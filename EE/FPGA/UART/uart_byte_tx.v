==> flow/design.v <==
module uart_byte_tx (
    input [7:0] data_byte,
    input rst_n,
    input en_send,
    input clk,
    input [2:0] set_baud,
    output reg tx,
    output reg tx_done
);
  reg [19:0] cnt_max;   
  reg [19:0] cnt;
  reg [3:0] cnt_bit;   
  always @(*) begin
    case (set_baud)
      0: cnt_max = 20'd5208 - 20'd1;
      1: cnt_max = 20'd2604 - 20'd1;
      2: cnt_max = 20'd1302 - 20'd1;
      3: cnt_max = 20'd868 - 20'd1;
      4: cnt_max = 20'd434 - 20'd1;
      default: cnt_max = 20'd5208 - 20'd1;
    endcase
  end
  always @(posedge clk, negedge rst_n) begin
    if (!rst_n) cnt <= 1'b0;
    else if (en_send)
      if (cnt == cnt_max) cnt <= 1'b0;
      else cnt <= cnt + 20'd1;
    else cnt <= 1'b0;
  end
  always @(posedge clk, negedge rst_n) begin
    if (!rst_n) begin
      cnt_bit <= 1'b0;
      tx_done <= 1'b0;
    end else if (en_send) begin
      if (cnt == cnt_max) begin
        if (cnt_bit == 9) begin
          cnt_bit <= 1'b0;
          tx_done <= 1'b1;
        end else begin
          cnt_bit <= cnt_bit + 4'd1;
          tx_done <= 1'b0;
        end
      end else begin
        cnt_bit <= cnt_bit;
        tx_done <= 1'b0;
      end
    end else begin
      cnt_bit <= 1'b0;
      tx_done <= 1'b0;
    end
  end
  always @(posedge clk, negedge rst_n) begin
    if (!rst_n) begin
      tx <= 1'b1;
    end else if (en_send) begin
      case (cnt_bit)
        0: tx <= 1'b0;
        1: tx <= data_byte[0];
        2: tx <= data_byte[1];
        3: tx <= data_byte[2];
        4: tx <= data_byte[3];
        5: tx <= data_byte[4];
        6: tx <= data_byte[5];
        7: tx <= data_byte[6];
        8: tx <= data_byte[7];
        9: tx <= 1'b1;
        default: tx <= tx;
      endcase
    end else begin
      tx <= 1'b1;
    end
  end
endmodule
[Step by step through the tools: uart_byte_tx]
What the tools print for uart_byte_tx, step after step.
Lines are those of the file above, counted from 1.
The mark - stands for no value.
Set-up
  top: uart_byte_tx
  clock: clk
  standard-cell library: sky130hd
  timing corner: tt_025C_1v80

[After elaboration]
Counts by Yosys on the flattened word-level netlist (proc, flatten, opt, wreduce; memories kept). Register bits leave out memories and registers merged into their read ports (data or address). Print and check cells are left out. Cells with the same type and inputs are merged into one.
Operators by class
  add/subtract/negate cells: 2
  multipliers: 0
  divide/modulo/power cells: 0
  magnitude comparators: 0
  equal/unequal tests: 16
  shift-type cells: 0
  mux-type cells: 11
  bitwise gates (word level): 0
  reduce/logical cells: 1
Operators with widths (number)
  case mux 13 bit (select 4 bit): 1
  2-to-1 mux 20 bit: 2
  adder 20 x 1 -> 20 bit with constant B: 1
  equality test 20 bit: 1
  equality test 4 x 3 -> 1 bit with constant B: 4
  2-to-1 mux 4 bit: 3
  != test 11 x 1 -> 1 bit with constant B: 1
  case mux 1 bit (select 10 bit): 1
  equality test 4 x 2 -> 1 bit with constant B: 2
  equality test 4 bit with constant B: 2
  equality test 3 x 2 -> 1 bit with constant B: 2
  adder 4 x 1 -> 4 bit with constant B: 1
  equality test 4 x 1 -> 1 bit with constant B: 1
  zero test 4 bit: 1
  2-to-1 mux 1 bit: 4
  equality test 3 x 1 -> 1 bit with constant B: 1
  equality test 3 bit with constant B: 1
  != test 2 x 1 -> 1 bit with constant B: 1
Bit counts
  register bits: 26
  latch bits: 0
  memory bits (writable): 0
  ROM bits: 0
  word width x clocked read ports: 0
  memories kept: 0
  input bits: 14
  output and inout port bits: 2
  elaborated cells: 34

[Depth]
Depth = most cells in a row (Yosys ltp): at word level without a register or memory, in the mapped netlist without a sequential cell, where the memories' decode and read muxes count.
Logic depth
  depth after elaboration: 5
  ABC_AREA: 1
  depth in mapped cells: 13
  depth with buffers taken out: 12

[After synthesis]
Yosys stat after the flow's synthesis: flattened, memories mapped to cells. It holds for the ABC_AREA given above (unset counts as 0); a run with the other value may have another netlist.
Mapped netlist
  cells in the netlist: 243
  chip area (Yosys): 0.001823 sq mm
  sequential part of the area: 0.0006519 sq mm
  flip-flop cells: 26
  buffer cells: 2
Cell types
  sky130_fd_sc_hd__dfrtp_1: number 25, area in all 625.6 sq um
  sky130_fd_sc_hd__nand2_1: number 55, area in all 206.448 sq um
  sky130_fd_sc_hd__nor2_4: number 13, area in all 146.39 sq um
  sky130_fd_sc_hd__nor2_1: number 32, area in all 120.115 sq um
  sky130_fd_sc_hd__inv_1: number 31, area in all 116.362 sq um
  sky130_fd_sc_hd__nand3_1: number 23, area in all 115.11 sq um
  sky130_fd_sc_hd__xor2_1: number 12, area in all 105.101 sq um
  sky130_fd_sc_hd__nor3_1: number 10, area in all 50.048 sq um
  sky130_fd_sc_hd__xnor2_1: number 4, area in all 35.034 sq um
  sky130_fd_sc_hd__nand2_4: number 3, area in all 33.782 sq um
  sky130_fd_sc_hd__nand2_2: number 5, area in all 31.28 sq um
  sky130_fd_sc_hd__nor2_2: number 5, area in all 31.28 sq um
  sky130_fd_sc_hd__nand3_2: number 3, area in all 30.029 sq um
  sky130_fd_sc_hd__dfstp_2: number 1, area in all 26.275 sq um
  sky130_fd_sc_hd__nand4_1: number 4, area in all 25.024 sq um
  sky130_fd_sc_hd__a22oi_1: number 3, area in all 22.522 sq um
  sky130_fd_sc_hd__buf_12: number 1, area in all 20.019 sq um
  sky130_fd_sc_hd__a21oi_4: number 1, area in all 16.266 sq um
Not listed: further types 9, cells in them 12.

[Timing after synthesis]
Path of least setup slack by OpenSTA after synthesis, without wires, with an ideal clock, recovery checks aside; 20% of the period is set as input and as output delay. Where synthesis merged equal registers, the netlist keeps one of their names.
Timing path after synthesis
  path kind: input-to-reg
  from: input port set_baud[0]
  to: register cnt[6]
  period: 2240 ps
  setup time: 128 ps
  arrival time: 1433 ps
  data required time: 2112 ps
  setup slack: 680 ps
  path delay: 1113 ps
  stages on the path: 11
  path buffers: 1
  synthesis period reached: 1560 ps
"path delay" is the arrival time less input delay plus setup time.
"stages on the path" counts driving pins, that of a launching flip-flop among them; a cell with two outputs on the path counts twice.
"synthesis period reached" = period - worst setup slack (recovery checks aside). The figure is calculated, with input and output delays left at 20% of the set period.
The rows between start and end are the longest chain of elaborated cells between them; the timing report does not say that the signal goes this way. Where chains are equally long, one stands for them.
Each line given opens the expression or statement behind the cell; cells for indexed reads and writes are added by Yosys, which also makes memories of some case tables.
A register here has more assigning lines than the two given.
On the way, after synthesis
  path through: sky130_fd_sc_hd__nor2_4 -> sky130_fd_sc_hd__nand2_4 -> sky130_fd_sc_hd__nand2_1 -> sky130_fd_sc_hd__nand2_2 -> sky130_fd_sc_hd__a21oi_4 -> sky130_fd_sc_hd__nand2_2 -> sky130_fd_sc_hd__nor2_4 -> sky130_fd_sc_hd__nand2_4 -> sky130_fd_sc_hd__nand2_4 -> sky130_fd_sc_hd__buf_12 -> sky130_fd_sc_hd__nor2_4
  cells in the longest elaborated chain: 5
RTL lines, path after synthesis
  start, declared: RTL line 6  | input [2:0] set_baud,
  equality test 3 bit: RTL line 14  | case (set_baud)
  case mux 13 bit (select 4 bit): RTL line 14
  equality test 20 bit: RTL line 26  | if (cnt == cnt_max) cnt <= 1'b0;
  2-to-1 mux 20 bit: RTL line 26
  2-to-1 mux 20 bit: RTL line 25  | else if (en_send)
  end, assigned: RTL line 24  | if (!rst_n) cnt <= 1'b0;
  end, assigned: RTL line 27  | else cnt <= cnt + 20'd1;
  end, declared: RTL line 11  | reg [19:0] cnt;

Hand-over note for uart_byte_tx

2 stored runs of uart_byte_tx in the flow (synthesis by Yosys, layout by OpenROAD, sky130hd cells), in arbitrary order. Constraints: input delay and output delay 20% of the set period each, output load 0.01 pF.

==> flow run 1: settings <==
{ "period_ns": 1.63, "CORE_UTILIZATION": 45, "SETUP_SLACK_MARGIN": 0.23, "CORE_MARGIN": 3, "CELL_PAD_IN_SITES_GLOBAL_PLACEMENT": 3, "CELL_PAD_IN_SITES_DETAIL_PLACEMENT": 0, "ABC_AREA": 1, "CTS_CLUSTER_SIZE": 91, "CAP_MARGIN": 20, "SLEW_MARGIN": 20 }
==> flow run 1: results <==
did not finish, placement stopped with GPL-0301

==> flow run 2: settings <==
{ "period_ns": 3.63, "CORE_UTILIZATION": 59, "SETUP_SLACK_MARGIN": 0.09, "PLACE_DENSITY_LB_ADDON": 0.18, "CELL_PAD_IN_SITES_GLOBAL_PLACEMENT": 2, "CELL_PAD_IN_SITES_DETAIL_PLACEMENT": 1, "ABC_AREA": 0, "GPL_TIMING_DRIVEN": 0, "CTS_CLUSTER_SIZE": 50, "MIN_ROUTING_LAYER": "met1", "MAX_ROUTING_LAYER": "met4", "CAP_MARGIN": 20, "CORE_MARGIN": 2, "SLEW_MARGIN": 20 }
==> flow run 2: results <==
did not finish, placement stopped with FLW-0024

End of note.
