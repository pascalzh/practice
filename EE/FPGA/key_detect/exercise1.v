==> flow/design.v <==
module exercise1 #(
    parameter CNT_WIDTH = 32
) (
    input clk,
    input rst_n,
    input key,
    output wire [4-1:0] led_
);
  localparam FlashTimesWidth = 6;
  reg en_cnt;
  reg [CNT_WIDTH-1:0] cnt;
  wire press_down, press_up;
  reg clr1_n, clr2_n;
  reg [6-1:0] flash_times_x2;
  wire flash_over1, flash_over2;
  key_detect key_detect_inst (
      .key_n(key),
      .clk(clk),
      .rst_n(rst_n),
      .press_down(press_down),
      .press_up(press_up)
  );
  flash_led #(
      .NumOfLeds(1),
      .FlashTimesWidth(FlashTimesWidth)
  ) flash_led_inst1 (
      .clk(clk),
      .rst_n(rst_n),
      .clr_n(clr1_n),
      .flash_times_x2(flash_times_x2),
      .led_n(led_[0]),
      .flash_over(flash_over1)
  );
  flash_led #(
      .NumOfLeds(3),
      .FlashTimesWidth(FlashTimesWidth)
  ) flash_led_inst2 (
      .clk(clk),
      .rst_n(rst_n),
      .clr_n(clr2_n),
      .flash_times_x2(flash_times_x2),
      .led_n(led_[3:1]),
      .flash_over(flash_over2)
  );
  always @(posedge clk, negedge rst_n) begin : main_proc
    if (rst_n == 0) begin
      en_cnt <= 0;
      clr1_n <= 1;
      clr2_n <= 1;
      flash_times_x2 <= 0;
    end else begin
      if (press_down == 1) begin
        en_cnt <= 1;
      end else if (press_up == 1) begin
        en_cnt <= 0;
        if (flash_over1 && flash_over2) begin
          if (cnt < 50000000) begin
            flash_times_x2 <= 5 * 2;
            clr1_n <= 0;
          end else if (cnt < 2 * 50000000) begin
            flash_times_x2 <= 10 * 2;
            clr1_n <= 0;
          end else begin
            flash_times_x2 <= 20 * 2;
            clr1_n <= 0;
            clr2_n <= 0;
          end
        end
      end else begin
        clr1_n <= 1;
        clr2_n <= 1;
      end
    end
  end
  always @(posedge clk, negedge rst_n) begin : cnt_loop_proc
    if (rst_n == 0) begin
      cnt <= 0;
    end else if (en_cnt == 1) begin
      if (cnt < 4294967295) begin
        cnt <= cnt + 1;
      end
    end else begin
      cnt <= 0;
    end
  end
endmodule
module flash_led #(
    parameter NumOfLeds = 1,
    parameter FlashTimesWidth = 6,
    parameter CNT_LED_WIDTH = 24,
    parameter PERIODS_OF_LED_FLASH = 50000000 / 10
) (
    input clk,
    input rst_n,
    input clr_n,
    input [FlashTimesWidth-1:0] flash_times_x2,
    output reg [NumOfLeds-1:0] led_n,
    output reg flash_over
);
  reg [  CNT_LED_WIDTH-1:0] cnt_led;   
  reg [FlashTimesWidth-1:0] cnt_flash_times;   
  always @(posedge clk, negedge rst_n) begin : flash_led_proc
    if (rst_n == 0) begin
      cnt_led <= PERIODS_OF_LED_FLASH;
      cnt_flash_times <= 0;
      led_n <= {NumOfLeds{1'b1}};
      flash_over <= 1;
    end else begin
      if (clr_n == 0) begin
        cnt_flash_times <= flash_times_x2;
        cnt_led <= PERIODS_OF_LED_FLASH;
      end else begin
        if (cnt_flash_times != 0) begin
          flash_over <= 0;
          if (cnt_led == 0) begin
            cnt_flash_times <= cnt_flash_times - 1;
            cnt_led <= PERIODS_OF_LED_FLASH;
          end else begin
            cnt_led <= cnt_led - 1;
          end
        end else begin
          flash_over <= 1;
        end
        if (cnt_led == 0) begin
          led_n <= ~led_n;
          if (cnt_flash_times == 0) led_n <= {NumOfLeds{1'b1}};
        end
      end
    end
  end
endmodule
module key_detect (
    input key_n,
    input clk,
    input rst_n,
    output reg press_down,
    output reg press_up
);
  localparam unsigned Idle = 2'b00, WaitDown = 2'b01, Down = 2'b10, WaitUp = 2'b11;
  reg [ 1:0] state;
  reg [19:0] cnt;
  reg en_cnt, cnt_full;
  reg key_nq1;
  reg key_nq2;
  reg key_nq3;
  reg key_nq4;
  always @(posedge clk) key_nq1 <= key_n;
  always @(posedge clk) key_nq2 <= key_nq1;
  always @(posedge clk) key_nq3 <= key_nq2;
  always @(posedge clk) key_nq4 <= key_nq3;
  wire p_edge, n_edge;
  assign p_edge = !key_nq4 && key_nq3;
  assign n_edge = key_nq4 && !key_nq3;
  always @(posedge clk, negedge rst_n) begin
    if (!rst_n) begin
      state <= Idle;
      en_cnt <= 1'b0;
      press_down <= 1'b0;
      press_up <= 1'b0;
    end else begin
      press_up   <= 1'b0;
      press_down <= 1'b0;
      case (state)
        Idle: begin
          if (n_edge) begin
            state  <= WaitDown;
            en_cnt <= 1'b1;
          end
        end
        WaitDown: begin
          if (p_edge) begin
            state  <= Idle;
            en_cnt <= 1'b0;
          end else if (cnt_full) begin
            state <= Down;
            en_cnt <= 1'b0;
            press_down <= 1'b1;
          end
        end
        Down: begin
          if (p_edge) begin
            state  <= WaitUp;
            en_cnt <= 1'b1;
          end
        end
        WaitUp: begin
          if (n_edge) begin
            state  <= Down;
            en_cnt <= 1'b0;
          end else if (cnt_full) begin
            state <= Idle;
            en_cnt <= 1'b0;
            press_up <= 1'b1;
          end
        end
        default: begin
          state <= Idle;
          en_cnt <= 1'b0;
          press_down <= 1'b0;
          press_up <= 1'b0;
        end
      endcase
    end
  end
  always @(posedge clk, negedge rst_n) begin
    if (!rst_n) begin
      cnt <= 1'b0;
      cnt_full <= 1'b0;
    end else if (en_cnt) begin
      cnt <= cnt + 20'd1;
      if (cnt == 20'd100_000 - 20'd2) cnt_full <= 1'b1;
    end else begin
      cnt <= 1'b0;
      cnt_full <= 1'b0;
    end
  end
endmodule
**Reports on exercise1**

What the tools print for exercise1, step after step.
Line numbers count from 1 in the design file above.
The mark - stands for no value.

- Top: exercise1
- Clock: clk
- Standard-cell library: sky130hd
- Library corner: tt_025C_1v80

**Word level**

Source: Yosys, flattened and elaborated, memories not mapped. Widths are those after wreduce. Registers that Yosys merges into a memory's read port (data or address) are not register bits. Print and check cells do not count. Equal cells are merged and count once.

- $add $sub $neg: 6
- Order comparisons: 3
- Equal/unequal tests: 17
- Muxes and demuxes: 49
- Bitwise logic cells: 3
- Reductions and logical operators: 23

Operators by type and width:

| operator | count |
|---|---|
| 24-bit two-way mux | 6 |
| 32-bit two-way mux | 2 |
| 24-bit by 1-bit subtractor with 24-bit output with constant B | 2 |
| 24-bit zero test | 2 |
| 6-bit two-way mux | 8 |
| 32-bit by 1-bit adder with 32-bit output with constant B | 1 |
| 32-bit by 26-bit less-than comparator with 1-bit output with constant B | 1 |
| 32-bit by 27-bit less-than comparator with 1-bit output with constant B | 1 |
| 32-bit less-than comparator with constant B | 1 |
| 1-bit two-way mux | 23 |
| 20-bit by 1-bit adder with 20-bit output with constant B | 1 |
| 20-bit by 17-bit == test with 1-bit output with constant B | 1 |
| 20-bit two-way mux | 1 |
| 2-bit by 1-bit != test with 1-bit output with constant B | 7 |
| 6-bit by 1-bit subtractor with 6-bit output with constant B | 2 |
| 6-bit zero test | 2 |
| 6-bit nonzero test | 2 |
| 2-bit two-way mux | 6 |
| 2-bit AND reduction | 5 |
| 2-bit != test with constant B | 4 |
| 2-bit parallel mux with 4-bit select | 1 |
| 3-bit by 1-bit != test with 1-bit output with constant B | 2 |
| 3-bit AND reduction | 2 |
| 5-bit AND reduction | 1 |
| 2-bit == test with constant B | 2 |
| 4-bit AND reduction | 1 |
| 4-bit nonzero test | 1 |
| 1-bit parallel mux with 4-bit select | 1 |

Other operator kinds: 8; their cells: 12.

- Bits in registers: 137
- Input bits: 3
- Output and inout bits: 4
- Elaborated cells: 124

**Longest topological paths**

Yosys ltp: most cells in a row. Word level: on the elaborated netlist, between registers, memories and ports. Mapped: between sequential cells and ports; inverters and the memories' decode and read muxes count.

- Depth after elaboration: 5
- ABC_AREA: 0
- Depth in mapped cells: 8

**After synthesis**

Source: synth_stat.txt of the flow (Yosys; design flattened, memories mapped). It holds for the ABC_AREA given above (unset counts as 0); a run with the other value may have another netlist.
Totals and module areas in this step are rounded.

Cell types:

| cell | count | area in all (µm²) |
|---|---|---|
| sky130_fd_sc_hd__dfrtp_1 | 108 | 2.7E+03 |
| sky130_fd_sc_hd__dfstp_2 | 25 | 656.88 |
| sky130_fd_sc_hd__nand3_1 | 50 | 250.24 |
| sky130_fd_sc_hd__nand2_1 | 64 | 240.23 |
| sky130_fd_sc_hd__xnor2_1 | 27 | 236.477 |
| sky130_fd_sc_hd__a21oi_1 | 45 | 225.216 |
| sky130_fd_sc_hd__o21ai_0 | 42 | 210.202 |
| sky130_fd_sc_hd__nor2_1 | 52 | 195.187 |
| sky130_fd_sc_hd__or3_1 | 31 | 193.936 |
| sky130_fd_sc_hd__xor2_1 | 17 | 148.893 |
| sky130_fd_sc_hd__ha_1 | 11 | 137.632 |
| sky130_fd_sc_hd__nor4_1 | 22 | 137.632 |
| sky130_fd_sc_hd__o31ai_1 | 18 | 135.13 |
| sky130_fd_sc_hd__nand4_1 | 21 | 131.376 |
| sky130_fd_sc_hd__or4_1 | 16 | 120.115 |
| sky130_fd_sc_hd__and2_1 | 17 | 106.352 |
| sky130_fd_sc_hd__nor3_1 | 20 | 100.096 |
| sky130_fd_sc_hd__clkbuf_1 | 23 | 86.333 |

Not listed: further types 49, cells in them 165.

- Cells in the netlist: 774
- Mapped area: 7307 µm²
- Flip-flops: 137
- Buffers: 27

The figures by module come from a second, unflattened synthesis with its own total; it is not the netlist above.

- Cells (unflattened synthesis): 821
- Area total of the unflattened synthesis: 7676 µm²

Each row is one instance without its submodules.

Modules:

| module | instances | cells | area (µm²) |
|---|---|---|---|
| exercise1 | 1 | 230 | 2228 |
| flash_led | 1 | 222 | 2039 |
| flash_led | 1 | 222 | 1933 |
| key_detect | 1 | 147 | 1475 |

**Worst setup path after synthesis**

OpenSTA on the mapped netlist: ideal clock, no wires. The path of least setup slack (recovery checks aside). Input and output delay are each 20% of the period. Register names are those of the netlist, which keeps one name where synthesis merged equal registers.

- Path type: reg-to-reg
- Start: reg flash_led_inst2.cnt_led[9]
- End: reg flash_led_inst2.cnt_flash_times[5]
- Clock period: 3.51 ns
- Setup time: 0.132 ns
- Launch time at the first pin: 0.000 ns
- Data arrival time: 2.289 ns
- Data required time: 3.378 ns
- Slack: 1.089 ns
- Delay of the path: 2.421 ns
- Stages on the path: 8
- Buffers on the path: 2
- Period reached after synthesis: 2.421 ns

"delay of the path" is the arrival time less input delay plus setup time.
"stages on the path" counts driving pins, that of a launching flip-flop among them; a cell with two outputs on the path counts twice.
"period reached after synthesis" = period - worst setup slack (recovery checks aside). The figure is calculated, with input and output delays left at 20% of the set period.
Between the ends stands the longest chain of elaborated cells between them, by number of cells; it is not shown to be the way that was timed. Of several equally long chains one is given.
A line is the first line of the expression or statement that the cell stems from. Yosys adds cells for indexed reads and writes and turns some case tables into memories.
A register here has more assigning lines than the two given.

- Cells stage by stage: sky130_fd_sc_hd__dfstp_2 -> sky130_fd_sc_hd__or4_4 -> sky130_fd_sc_hd__or4_4 -> sky130_fd_sc_hd__buf_6 -> sky130_fd_sc_hd__or3_1 -> sky130_fd_sc_hd__buf_6 -> sky130_fd_sc_hd__o41ai_2 -> sky130_fd_sc_hd__a21oi_1
- Length of the longest elaborated chain: 4

RTL lines, path after synthesis:

| item | RTL line | text |
|---|---|---|
| from (decl) | 100 | `reg [  CNT_LED_WIDTH-1:0] cnt_led;` |
| from (assign) | 104 | `cnt_led <= PERIODS_OF_LED_FLASH;` |
| from (assign) | 119 | `cnt_led <= cnt_led - 1;` |
| 24-bit zero test | 115 | `if (cnt_led == 0) begin` |
| 6-bit two-way mux | 115 |  |
| 6-bit two-way mux | 113 | `if (cnt_flash_times != 0) begin` |
| 6-bit two-way mux | 109 | `if (clr_n == 0) begin` |
| to (assign) | 110 | `cnt_flash_times <= flash_times_x2;` |
| to (assign) | 116 | `cnt_flash_times <= cnt_flash_times - 1;` |
| to (decl) | 101 | `reg [FlashTimesWidth-1:0] cnt_flash_times;` |

**Path in the finished layout**

From the final timing report of run 1: the path of least setup slack in the routed layout; clock arrival at registers is part of the times.

- Path type: reg-to-reg
- Start: reg flash_led_inst2.cnt_led[11]
- End: reg flash_led_inst2.cnt_led[22]
- Clock period: 2.81 ns
- Setup time: 0.06 ns
- Launch time at the first pin: 0.42 ns
- Data arrival time: 2.77 ns
- Data required time: 3.17 ns
- Slack: 0.40 ns
- Stages on the path: 6
- Buffers on the path: 0

Between the ends stands the longest chain of elaborated cells between them, by number of cells; it is not shown to be the way that was timed. Of several equally long chains one is given.
A register here has more assigning lines than the two given.

- Cells stage by stage: sky130_fd_sc_hd__dfstp_2 -> sky130_fd_sc_hd__or4_4 -> sky130_fd_sc_hd__or4_4 -> sky130_fd_sc_hd__or2_4 -> sky130_fd_sc_hd__or4_1 -> sky130_fd_sc_hd__nand3_1
- Length of the longest elaborated chain: 4

RTL lines, path after layout:

| item | RTL line | text |
|---|---|---|
| from (decl) | 100 | `reg [  CNT_LED_WIDTH-1:0] cnt_led;` |
| from (assign) | 104 | `cnt_led <= PERIODS_OF_LED_FLASH;` |
| from (assign) | 119 | `cnt_led <= cnt_led - 1;` |
| 24-bit by 1-bit subtractor with 24-bit output | 119 |  |
| 24-bit two-way mux | 115 | `if (cnt_led == 0) begin` |
| 24-bit two-way mux | 113 | `if (cnt_flash_times != 0) begin` |
| 24-bit two-way mux | 109 | `if (clr_n == 0) begin` |
| to (assign) | 111 | `cnt_led <= PERIODS_OF_LED_FLASH;` |
| to (assign) | 119 |  |
| to (decl) | 100 |  |

Add stored flow runs of exercise1

Below are 2 stored runs of the flow (Yosys, OpenROAD; platform sky130hd) on exercise1, each with its settings and what was measured, unordered. Constraints: input delay and output delay 20% of the set period each, output load 0.01 pF.
"period achieved" = clock period - worst setup slack. The figure is calculated, with input and output delays left at 20% of the set period.
"allowed time less slack (worst setup path)" is the time allowed to the run's worst setup path (the clock period less input and output delay, where it has them) less its slack. Clock arrival times count: a late capture clock shortens it, a late launch clock lengthens it.
By "total power after layout" is meant OpenSTA's value without simulated activity: inputs other than the clock are taken to toggle once in ten clock periods, and the tool carries that through the logic.
Results are given in rounded form.

### Run 1

==> flow/run.sh <==
#!/bin/bash
# the make line also repeats the synthesis and layout settings of config.mk as NAME=value (left out here)
make -C /OpenROAD-flow-scripts/flow DESIGN_CONFIG=/design/flow/config.mk WORK_HOME=/design/flow/orfs CLKGATE_MAP_FILE= finish
==> flow/config.mk <==
export PLATFORM = sky130hd
export DESIGN_NAME = exercise1
export DESIGN_NICKNAME = exercise1
export VERILOG_FILES = /design/flow/design.v
export SDC_FILE = /design/flow/constraint.sdc
export NUM_CORES = 4
export LEC_CHECK = 0
export CAP_MARGIN = 20
export CELL_PAD_IN_SITES_GLOBAL_PLACEMENT = 2
export CORE_MARGIN = 2
export CORE_UTILIZATION = 34
export CTS_CLUSTER_SIZE = 83
export GPL_ROUTABILITY_DRIVEN = 1
export MAX_ROUTING_LAYER = met5
export PLACE_DENSITY_LB_ADDON = 0.01
export SETUP_SLACK_MARGIN = 0.73
export SLEW_MARGIN = 20
==> flow/constraint.sdc <==
create_clock -name core_clock -period 2.81 [get_ports {clk}]
set_input_delay 0.5620 -clock core_clock [delete_from_list [all_inputs] [get_ports {clk}]]
set_output_delay 0.5620 -clock core_clock [all_outputs]
set_load 0.01 [all_outputs]

Results of run 1:
- Post-synthesis cell area: 7307 µm²
- Die size: 22680 µm²
- Utilization after routing: 44.0%
- Setup slack of the worst path: 0.404 ns
- Total power after layout: 4293 µW
- Period achieved: 2.406 ns
- Allowed time less slack (worst setup path): 2.41 ns
- Class of the worst setup path: reg-to-reg

### Run 2

==> flow/run.sh <==
#!/bin/bash
# the make line also repeats the synthesis and layout settings of config.mk as NAME=value (left out here)
make -C /OpenROAD-flow-scripts/flow DESIGN_CONFIG=/design/flow/config.mk WORK_HOME=/design/flow/orfs CLKGATE_MAP_FILE= finish
==> flow/config.mk <==
export PLATFORM = sky130hd
export DESIGN_NAME = exercise1
export DESIGN_NICKNAME = exercise1
export VERILOG_FILES = /design/flow/design.v
export SDC_FILE = /design/flow/constraint.sdc
export NUM_CORES = 4
export LEC_CHECK = 0
export CAP_MARGIN = 20
export CORE_MARGIN = 2
export CORE_UTILIZATION = 46
export SLEW_MARGIN = 20
==> flow/constraint.sdc <==
create_clock -name core_clock -period 3.03 [get_ports {clk}]
set_input_delay 0.6060 -clock core_clock [delete_from_list [all_inputs] [get_ports {clk}]]
set_output_delay 0.6060 -clock core_clock [all_outputs]
set_load 0.01 [all_outputs]

Results of run 2:
- Post-synthesis cell area: 7307 µm²
- Die size: 16910 µm²
- Utilization after routing: 52.9%
- Setup slack of the worst path: 0.475 ns
- Total power after layout: 4120 µW
- Period achieved: 2.555 ns
- Allowed time less slack (worst setup path): 2.56 ns
- Class of the worst setup path: reg-to-reg
